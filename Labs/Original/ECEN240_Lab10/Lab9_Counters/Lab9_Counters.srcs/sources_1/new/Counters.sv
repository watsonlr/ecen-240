==> flow/design.v <==
`timescale 1ns / 1ps
module Counters(
    input reset,
    input down,
    output logic [2:0] Gray_out,
    output logic [2:0] Ring_out,
    output logic [2:0] UpDn_out,
    output [6:0] seg,
    output [3:0] an,
    output dp,
    input clk_100MHz
    );
    clk_div U0 (clk_100MHz, clk_slow, seg, an, dp);  
endmodule
`timescale 1ns / 1ps
module clk_div(
    input clk,         
    output clk_slow,   
    output [6:0] seg,  
    output [3:0] an,   
    output dp          
    );
    reg [27:0] counter;
    assign clk_slow = counter[27];
    assign an = 4'b0000;
    assign dp = 1'b1;
    assign seg = {3'b111,counter[27],2'b11,!counter[27]};
    always @ (posedge clk)
    begin
        counter <= counter + 1'b1;
    end
endmodule
* From RTL to reports: Counters
What the tools print for Counters, step after step. Lines are those of the file above, counted from 1. Operators: Yosys type, input widths -> output width; for muxes data width and select width s. A cell with - has no value.
Design: design top Counters, clock port clk_100MHz, standard-cell library sky130hd, timing corner tt_025C_1v80

* Elaborated design
Source: Yosys, flattened and elaborated, memories not mapped. Widths are those after wreduce; folded enables and synchronous resets count as part of the registers. Registers that Yosys merges into a memory's read port (data or address) are not register bits. Print and check cells do not count. Equal cells are merged and count once.
Word-level totals: flip-flop bits (word level) 28, input port bits 3, output and inout bits 21, word-level cells 3
Cells by class: $add $sub $neg 1, reductions and logical operators 1
Operators by type and width (count):
- $add 28x1->28 const B | 1
- $logic_not 1->1 | 1

* Depth
Longest topological path by Yosys (ltp), each cell counted once; first at word level (registers and memories cut), then after technology mapping (sequential cells cut; the memories' decode and read muxes count).
Logic depth: depth after elaboration 1, ABC_AREA 0, depth in mapped cells 6, mapped depth without buffers 5

* Mapped cells and area
Source: synth_stat.txt of the flow (Yosys; design flattened, memories mapped). It holds for the ABC_AREA given above (unset counts as 0); a run with the other value may have another netlist. The area totals of this step are shown rounded.
Cells by type:
- sky130_fd_sc_hd__dfxtp_1 | count 28, total area 560.538 µm²
- sky130_fd_sc_hd__buf_4 | count 20, total area 150.144 µm²
- sky130_fd_sc_hd__xnor2_1 | count 13, total area 113.859 µm²
- sky130_fd_sc_hd__xor2_1 | count 13, total area 113.859 µm²
- sky130_fd_sc_hd__nand3_1 | count 14, total area 70.067 µm²
- sky130_fd_sc_hd__and3_1 | count 5, total area 31.28 µm²
- sky130_fd_sc_hd__nand2_1 | count 8, total area 30.029 µm²
- sky130_fd_sc_hd__nor3_2 | count 3, total area 30.029 µm²
- sky130_fd_sc_hd__nand4_1 | count 4, total area 25.024 µm²
- sky130_fd_sc_hd__nand4_2 | count 2, total area 25.024 µm²
- sky130_fd_sc_hd__nor2_1 | count 5, total area 18.768 µm²
- sky130_fd_sc_hd__nor3_1 | count 3, total area 15.014 µm²
- sky130_fd_sc_hd__nor4b_2 | count 1, total area 15.014 µm²
- sky130_fd_sc_hd__ha_1 | count 1, total area 12.512 µm²
- sky130_fd_sc_hd__inv_1 | count 3, total area 11.261 µm²
- sky130_fd_sc_hd__and4_1 | count 1, total area 8.758 µm²
- sky130_fd_sc_hd__conb_1 | count 2, total area 7.507 µm²
- sky130_fd_sc_hd__or4_1 | count 1, total area 7.507 µm²
- sky130_fd_sc_hd__buf_2 | count 1, total area 5.005 µm²
Mapped netlist: cell count 128, mapped area 1251 µm², area of sequential cells 560.5 µm², flip-flop cells 28, buffer cells 21
By module: a second synthesis without flattening, with its own total; a netlist apart from the flattened one above.
Unflattened totals: cell total of the unflattened synthesis 130, area (unflattened synthesis) 1314 µm²
Rows give one instance, submodules left out.
By module:
- clk_div | instances 1, cells 120, area 1242 µm², sequential area 560.5 µm²
- Counters | instances 1, cells 10, area 71.3 µm², sequential area 0.0 µm²

* Timing after synthesis
Source: OpenSTA report_checks on the synthesized netlist (no wires, ideal clock, input and output delay 20% of the period each), path of least setup slack; recovery checks are left aside. Register names are those of the netlist, which keeps one name where synthesis merged equal registers.
Path post-synthesis: kind flip-flop to flip-flop, start register U0.counter[0], end register U0.counter[22], period 1.58 ns, library setup time 0.072 ns, time at the first pin 0.000 ns, arrival time 1.515 ns, data required time 1.508 ns, setup slack -0.007 ns, delay of the path 1.587 ns, stages 7, path buffers 1, synthesis period reached 1.587 ns
"delay of the path" = arrival - input delay + setup time. "stages" counts driving pins, that of a launching flip-flop among them; a cell with two outputs on the path counts twice. "synthesis period reached" is the clock period less the worst setup slack; recovery checks do not enter. This is arithmetic on one report: input and output delays are still those of the set period (20% each). The rows between start and end are the longest chain of elaborated cells between them; the timing report does not say that the signal goes this way. Where chains are equally long, one stands for them. Each line given opens the expression or statement behind the cell; cells for indexed reads and writes are added by Yosys, which also makes memories of some case tables.
On the way, post-synthesis: cell sequence sky130_fd_sc_hd__dfxtp_1 > sky130_fd_sc_hd__ha_1 > sky130_fd_sc_hd__nand4_1 > sky130_fd_sc_hd__or4_1 > sky130_fd_sc_hd__buf_2 > sky130_fd_sc_hd__nor3_2 > sky130_fd_sc_hd__xor2_1, cells in the longest elaborated chain 1, elaborated cells on any way between the ends 1, source lines of those cells 1, those cells by class 1 x add/sub
Ends and longest elaborated chain, post-synthesis:
- start: declaration | RTL line 23 | reg [27:0] counter;
- start: assignment | RTL line 30 | counter <= counter + 1'b1;
- $add 28x1->28 | RTL line 30
- end: assignment | RTL line 30
- end: declaration | RTL line 23

* Worst path after layout
From the final timing report of stored run 1: the path of least setup slack in the routed layout; clock arrival at registers is part of the times.
Path post-layout: kind flip-flop to flip-flop, start register U0.counter[13], end register U0.counter[27], period 1.91 ns, library setup time 0.09 ns, time at the first pin 0.34 ns, arrival time 2.26 ns, data required time 2.17 ns, setup slack -0.09 ns, stages 5, path buffers 0
The rows between start and end are the longest chain of elaborated cells between them; the timing report does not say that the signal goes this way. Where chains are equally long, one stands for them.
On the way, post-layout: cell sequence sky130_fd_sc_hd__dfxtp_1 > sky130_fd_sc_hd__nand2_1 > sky130_fd_sc_hd__nor3_1 > sky130_fd_sc_hd__nand3_1 > sky130_fd_sc_hd__xnor2_1, cells in the longest elaborated chain 1, elaborated cells on any way between the ends 1, source lines of those cells 1, those cells by class 1 x add/sub
Ends and longest elaborated chain, post-layout:
- start: declaration | RTL line 23 | reg [27:0] counter;
- start: assignment | RTL line 30 | counter <= counter + 1'b1;
- $add 28x1->28 | RTL line 30
- end: assignment | RTL line 30
- end: declaration | RTL line 23

Appendix: measured runs

Module Counters, platform sky130hd: 2 stored runs of the flow (Yosys, OpenROAD) with differing settings, in no particular order. Input and output delays are each 20% of the period that was set; the output load is 0.01 pF.
"period reached" means the clock period less the worst setup slack. The figure is calculated, with input and output delays left at 20% of the set period.
"time on the worst setup path" = time allowed to the worst setup path (clock period - input delay - output delay, where it has them) - its slack; a late launch clock adds to it, a late capture clock takes from it.
"power consumption": no workload was simulated; the value follows from the tool's default switching activity.
Measured values are rounded.

* Stored run 1 | settings: period_ns 1.91; CORE_UTILIZATION 67; SETUP_SLACK_MARGIN 0.21; PLACE_DENSITY_LB_ADDON 0.18; HOLD_SLACK_MARGIN -0.06; CORE_ASPECT_RATIO 1.39; CELL_PAD_IN_SITES_DETAIL_PLACEMENT 1; GPL_ROUTABILITY_DRIVEN 1; MIN_ROUTING_LAYER met2; CAP_MARGIN 20; CORE_MARGIN 2; SLEW_MARGIN 20 | results: worst hold slack in the final report 0.519 ns; setup total negative slack -0.091 ns; time on the worst setup path 2.00 ns; worst setup path kind flip-flop to flip-flop; post-synthesis cell area 1,251 µm²; std-cell area (final layout) 1,336 µm²; overall die area 2,234 µm²; worst setup slack after layout -0.091 ns; final utilization 0.751; period reached 2.001 ns; power consumption 0.8659 mW
* Stored run 2 | settings: period_ns 1.7; CORE_UTILIZATION 18; CAP_MARGIN 20; CORE_MARGIN 2; SLEW_MARGIN 20 | results: power consumption 1.190 mW; worst hold slack in the final report 0.455 ns; overall die area 7,634 µm²; time on the worst setup path 1.19 ns; worst setup path kind flip-flop to output port; period reached 1.526 ns; post-synthesis cell area 1,251 µm²; worst setup slack after layout 0.174 ns; std-cell area (final layout) 1,453 µm²; setup total negative slack 0.000 ns; final utilization 0.215
